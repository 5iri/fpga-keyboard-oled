==> flow/design.v <==
module top (
    input wire clk,
    input wire rx,
    output reg [9:0] leds
);
    wire [7:0] received_data;
    wire data_valid;
    reg uart_active = 0;
    uart_rx uart (
        .clk(clk),
        .rst(0),
        .rx(rx),
        .data(received_data),
        .data_valid(data_valid)
    );
    always @(posedge clk) begin
        if (data_valid) begin
            uart_active <= 1;
            if (received_data >= "0" && received_data <= "9")
                leds <= 1 << (received_data - "0");   
            else
                leds <= 10'b1111111111;
        end
    end
endmodule
module uart_rx #(
    parameter CLK_FREQ  = 100_000_000,   
    parameter BAUD_RATE = 115200
) (
    input  wire       clk,         
    input  wire       rst,         
    input  wire       rx,          
    output reg  [7:0] data,        
    output reg        data_valid   
);
    localparam IDLE = 2'd0;
    localparam DATA = 2'd1;
    localparam STOP = 2'd2;
    localparam COMPLETE = 2'd3;
    localparam BAUD_TICK = CLK_FREQ / BAUD_RATE;
    reg [15:0] counter;
    reg [ 1:0] state;
    reg [ 3:0] bits;
    reg [ 7:0] shift_reg;
    initial begin
        counter = 0;
        state = IDLE;
        bits = 0;
        shift_reg = 0;
        data = 0;
        data_valid = 0;
    end
    always @(posedge clk or posedge rst) begin
        if (rst) begin
            counter <= 0;
            state <= IDLE;
            bits <= 0;
            shift_reg <= 0;
            data <= 0;
            data_valid <= 0;
        end else begin
            if (data_valid) data_valid <= 0;
            case (state)
                IDLE: begin
                    if (rx == 0) begin   
                        counter <= 0;
                        bits <= 0;
                        state <= DATA;
                    end
                end
                DATA: begin
                    if (counter < BAUD_TICK - 1) begin
                        counter <= counter + 1;
                    end else begin
                        counter <= 0;
                        if (counter == BAUD_TICK / 2) begin
                            shift_reg <= {rx, shift_reg[7:1]};
                            bits <= bits + 1;
                            if (bits == 7) begin
                                state <= STOP;
                            end
                        end
                    end
                end
                STOP: begin
                    if (counter < BAUD_TICK - 1) begin
                        counter <= counter + 1;
                    end else begin
                        if (rx == 1) begin
                            data  <= shift_reg;   
                            state <= COMPLETE;
                        end else begin
                            state <= IDLE;
                        end
                        counter <= 0;
                    end
                end
                COMPLETE: begin
                    data_valid <= 1;   
                    state <= IDLE;   
                end
            endcase
        end
    end
endmodule
---- Step by step through the tools: top ----
What the tools print for top, step after step.
Line numbers count from 1 in the design file above.
Cell names lack the library's common part.
A cell with - has no value.
inputs
  top ..................................... top
  clock input ............................. clk
  standard-cell library ................... sky130hd
  corner .................................. tt_025C_1v80

---- Word-level counts ----
Yosys after proc, flatten, opt, wreduce and memory -nomap, before mapping. Memory bits, and registers merged into a memory's read port (data or address), are not among the register bits. Print and check cells are not counted. Equal cells are merged and count once.
word-level totals
  bits in registers ....................... 49
  bits of input ports ..................... 2
  word-level cells ........................ 50
operators by class
  add/sub/neg operators ................... 3
  $lt $le $gt $ge ......................... 3
  eq/ne operators ......................... 10
  shifts and indexed selects .............. 1
  muxes and demuxes ....................... 14
  bitwise operators ....................... 1
  reductions and logical operators ........ 11
operators with widths
  kind                                                                          count
  16-bit case mux with 2-bit select                                             1
  16-bit two-way mux                                                            2
  16-bit by 1-bit adder with 16-bit output with constant B                      1
  16-bit by 10-bit less-than comparator with 1-bit output with constant B       1
  16-bit by 9-bit equality test with 1-bit output with constant B               1
  4-bit two-way mux                                                             3
  2-bit two-way mux                                                             6
  2-bit by 8-bit left shift with 10-bit output with constant A                  1
  8-bit by 6-bit subtractor with 8-bit output with constant B                   1
  8-bit by 6-bit greater-or-equal comparator with 1-bit output with constant B  1
  8-bit by 6-bit <= comparator with 1-bit output with constant B                1
  4-bit case mux with 2-bit select                                              1
  2-bit case mux with 4-bit select                                              1
  2-bit inequality test with constant B                                         3
  3-bit AND reduction                                                           2
  6-bit AND reduction                                                           1
  2-bit by 1-bit inequality test with 1-bit output with constant B              2
  2-bit equality test with constant B                                           2
  4-bit by 1-bit adder with 4-bit output with constant B                        1
  4-bit by 3-bit equality test with 1-bit output with constant B                1
  4-bit AND reduction                                                           1
  4-bit nonzero test                                                            1
  3-bit nonzero test                                                            1
  2-bit by 1-bit equality test with 1-bit output with constant B                1
  2-bit zero test                                                               1
  2-bit AND reduction                                                           1
  2-bit nonzero test                                                            1
  2-bit OR reduction                                                            1
Not listed: further kinds 2, cells in them 2.

---- Logic depth ----
Depth = most cells in a row (Yosys ltp): at word level without a register or memory, in the mapped netlist without a sequential cell, where the memories' decode and read muxes count.
depth
  word-level depth ........................ 5
  ABC_AREA ................................ 0
  gate-level depth with buffers ........... 6

---- Netlist ----
Source: synth_stat.txt of the flow (Yosys; design flattened, memories mapped). It holds for the ABC_AREA given above (unset counts as 0); a run with the other value may have another netlist.
mapped netlist
  cells in the netlist .................... 158
  synthesis area .......................... 2,144.6 sq um
  sequential area ......................... 1,461.4 sq um
  mapped flip-flops ....................... 49
  buffers ................................. 3
cell types
  cell      count
  edfxtp_1  48
  ha_1      8
  xor2_1    7
  nor2_1    15
  o21ai_0   11
  nand3_1   9
  nand2_1   10
  xnor2_1   4
  inv_1     8
  nor2b_1   4
  dfxtp_1   1
  and2_1    3
  nand4_1   3
  o41ai_1   2
  a211oi_1  2
  or4_1     2
  a31oi_1   2
  buf_6     1
Not listed: further types 17, cells in them 18.
By module: a second synthesis without flattening, with its own total; a netlist apart from the flattened one above.
second synthesis, totals
  cell total of the unflattened synthesis .. 184
  area total of the unflattened synthesis .. 2,118.3 sq um
Each row is one instance without its submodules.
modules
  module   times used  cells  area (sq um)  seq. area (sq um)
  uart_rx  1           146    1,616.6       875.8
  top      1           38     501.7         300.3

---- Timing after synthesis ----
Path of least setup slack by OpenSTA after synthesis, without wires, with an ideal clock, recovery checks aside; 20% of the period is set as input and as output delay. Where synthesis merged equal registers, the netlist keeps one of their names.
path post-synthesis
  kind .................................... flip-flop to flip-flop
  from .................................... register uart.counter[6]
  to ...................................... register uart.bits[0]
  period .................................. 2,040 ps
  setup time .............................. 372 ps
  launch time at the first pin ............ 0 ps
  arrival time ............................ 1,722 ps
  data required time ...................... 1,668 ps
  slack ................................... -53 ps
  path delay .............................. 2,094 ps
  stages .................................. 4
  synthesis period reached ................ 2,093 ps
"path delay" is the arrival time less input delay plus setup time.
"stages": output pins that drive a net of the path, with the launching flip-flop's if there is one; two outputs of one cell count as two.
"synthesis period reached" = period - worst setup slack (recovery checks aside). The figure is calculated, with input and output delays left at 20% of the set period.
Between the ends stands the longest chain of elaborated cells between them, by number of cells; it is not shown to be the way that was timed. Of several equally long chains one is given.
A line is the first line of the expression or statement that the cell stems from. Yosys adds cells for indexed reads and writes and turns some case tables into memories.
At most two assigning lines are given for a register; there are more.
The path ends at the enable pin of a flip-flop; only ways to that pin are counted.
on the way, post-synthesis
  cells stage by stage .................... edfxtp_1 -> or4_1 -> o41a_1 -> a211oi_1
  length of the longest elaborated chain .. 3
  elaborated cells between the ends (all ways) .. 5
  those cells by class .................... compare: 1; eq/ne: 3; reduce/logical: 1
ends and longest elaborated chain, post-synthesis
  item                                                     RTL line  RTL
  start: declaration                                       41        reg [15:0] counter;
  start: assignment                                        73        counter <= counter + 1;
  start: assignment                                        87        counter <= counter + 1;
  16-bit by 10-bit less-than comparator with 1-bit output  72        if (counter < BAUD_TICK - 1) begin
  2-bit inequality test                                    -
  4-bit AND reduction                                      -
  end: assignment                                          67        bits <= 0;
  end: assignment                                          78        bits <= bits + 1;
  end: declaration                                         43        reg [ 3:0] bits;

---- Worst path after layout ----
Path of least setup slack in the final report of flow run A (OpenROAD, finished layout, wires in). Where an end is a register, its clock arrival counts in the times.
The report prints the path's times to 10 ps; the period is as set.
path post-layout
  kind .................................... flip-flop to flip-flop
  from .................................... register uart.counter[0]
  to ...................................... register uart.counter[6]
  period .................................. 2,170 ps
  setup time .............................. 140 ps
  launch time at the first pin ............ 290 ps
  arrival time ............................ 2,250 ps
  data required time ...................... 2,320 ps
  slack ................................... 80 ps
  stages .................................. 6
Between the ends stands the longest chain of elaborated cells between them, by number of cells; it is not shown to be the way that was timed. Of several equally long chains one is given.
At most two assigning lines are given for a register; there are more.
on the way, post-layout
  cells stage by stage .................... edfxtp_1 -> ha_1 -> or4_1 -> a31o_1 -> a311o_2 -> nor2_1
  length of the longest elaborated chain .. 3
  elaborated cells between the ends (all ways) .. 4
  those cells by class .................... add/sub: 1; compare: 1; mux: 2
ends and longest elaborated chain, post-layout
  item                                      RTL line  RTL
  start: declaration                        41        reg [15:0] counter;
  start: assignment                         73        counter <= counter + 1;
  start: assignment                         87        counter <= counter + 1;
  16-bit by 1-bit adder with 16-bit output  87
  16-bit two-way mux                        86        if (counter < BAUD_TICK - 1) begin
  16-bit case mux with 2-bit select         63        case (state)
  end: assignment                           73
  end: assignment                           87
  end: declaration                          41

## Implementation results

Flow measurements of top on sky130hd: 2 stored runs with different settings, listed in no order. Input and output delays are each 20% of the period that was set; the output load is 0.01 pF.
"achieved period" means the clock period less the worst setup slack. The figure is calculated, with input and output delays left at 20% of the set period.
"time used up by the worst setup path" means the part of the period allowed to the worst setup path (the constraints hold back 20% at inputs and 20% at outputs) less its slack; where the path has registers, the arrival times of their clocks count too.
"total power of the final layout": no workload was simulated; the value follows from the tool's default switching activity.
"time used up by the worst setup path" is given in steps of 10 ps.

======== flow run A ========
==> flow/run.sh <==
#!/bin/bash
# the make line also repeats the synthesis and layout settings of config.mk as NAME=value (left out here)
make -C /OpenROAD-flow-scripts/flow DESIGN_CONFIG=/design/flow/config.mk WORK_HOME=/design/flow/orfs CLKGATE_MAP_FILE= finish
==> flow/config.mk <==
export PLATFORM = sky130hd
export DESIGN_NAME = top
export DESIGN_NICKNAME = top
export VERILOG_FILES = /design/flow/design.v
export SDC_FILE = /design/flow/constraint.sdc
export NUM_CORES = 4
export LEC_CHECK = 0
export CAP_MARGIN = 20
export CORE_MARGIN = 2
export CORE_UTILIZATION = 26
export CTS_CLUSTER_SIZE = 59
export GPL_ROUTABILITY_DRIVEN = 0
export HOLD_SLACK_MARGIN = -0.07
export MAX_ROUTING_LAYER = met4
export SLEW_MARGIN = 25
export TNS_END_PERCENT = 95
==> flow/constraint.sdc <==
create_clock -name core_clock -period 2.17 [get_ports {clk}]
set_input_delay 0.4340 -clock core_clock [delete_from_list [all_inputs] [get_ports {clk}]]
set_output_delay 0.4340 -clock core_clock [all_outputs]
set_load 0.01 [all_outputs]

-------- measured, flow run A --------
  chip area after synthesis (Yosys) ....... 2,144.6 sq um
  full die area ........................... 8,990.8 sq um
  standard-cell area of the final layout .. 2,601.2 sq um
  worst setup slack after layout .......... 75 ps
  total power of the final layout ......... 1,611 µW
  achieved period ......................... 2,095 ps
  time used up by the worst setup path .... 2,090 ps
  worst setup path type ................... flip-flop to flip-flop

======== flow run B ========
==> flow/run.sh <==
#!/bin/bash
# the make line also repeats the synthesis and layout settings of config.mk as NAME=value (left out here)
make -C /OpenROAD-flow-scripts/flow DESIGN_CONFIG=/design/flow/config.mk WORK_HOME=/design/flow/orfs CLKGATE_MAP_FILE= finish
==> flow/config.mk <==
export PLATFORM = sky130hd
export DESIGN_NAME = top
export DESIGN_NICKNAME = top
export VERILOG_FILES = /design/flow/design.v
export SDC_FILE = /design/flow/constraint.sdc
export NUM_CORES = 4
export LEC_CHECK = 0
export ABC_AREA = 0
export CAP_MARGIN = 20
export CELL_PAD_IN_SITES_DETAIL_PLACEMENT = 1
export CORE_MARGIN = 2
export CORE_UTILIZATION = 46
export CTS_CLUSTER_SIZE = 30
export GPL_ROUTABILITY_DRIVEN = 1
export MIN_ROUTING_LAYER = met1
export PLACE_DENSITY_LB_ADDON = 0.25
export SLEW_MARGIN = 20
==> flow/constraint.sdc <==
create_clock -name core_clock -period 1.94 [get_ports {clk}]
set_input_delay 0.3880 -clock core_clock [delete_from_list [all_inputs] [get_ports {clk}]]
set_output_delay 0.3880 -clock core_clock [all_outputs]
set_load 0.01 [all_outputs]

-------- measured, flow run B --------
  chip area after synthesis (Yosys) ....... 2,144.6 sq um
  full die area ........................... 5,224.4 sq um
  standard-cell area of the final layout .. 2,660.1 sq um
  worst setup slack after layout .......... -58 ps
  total power of the final layout ......... 1,805 µW
  achieved period ......................... 1,998 ps
  time used up by the worst setup path .... 2,000 ps
  worst setup path type ................... flip-flop to flip-flop
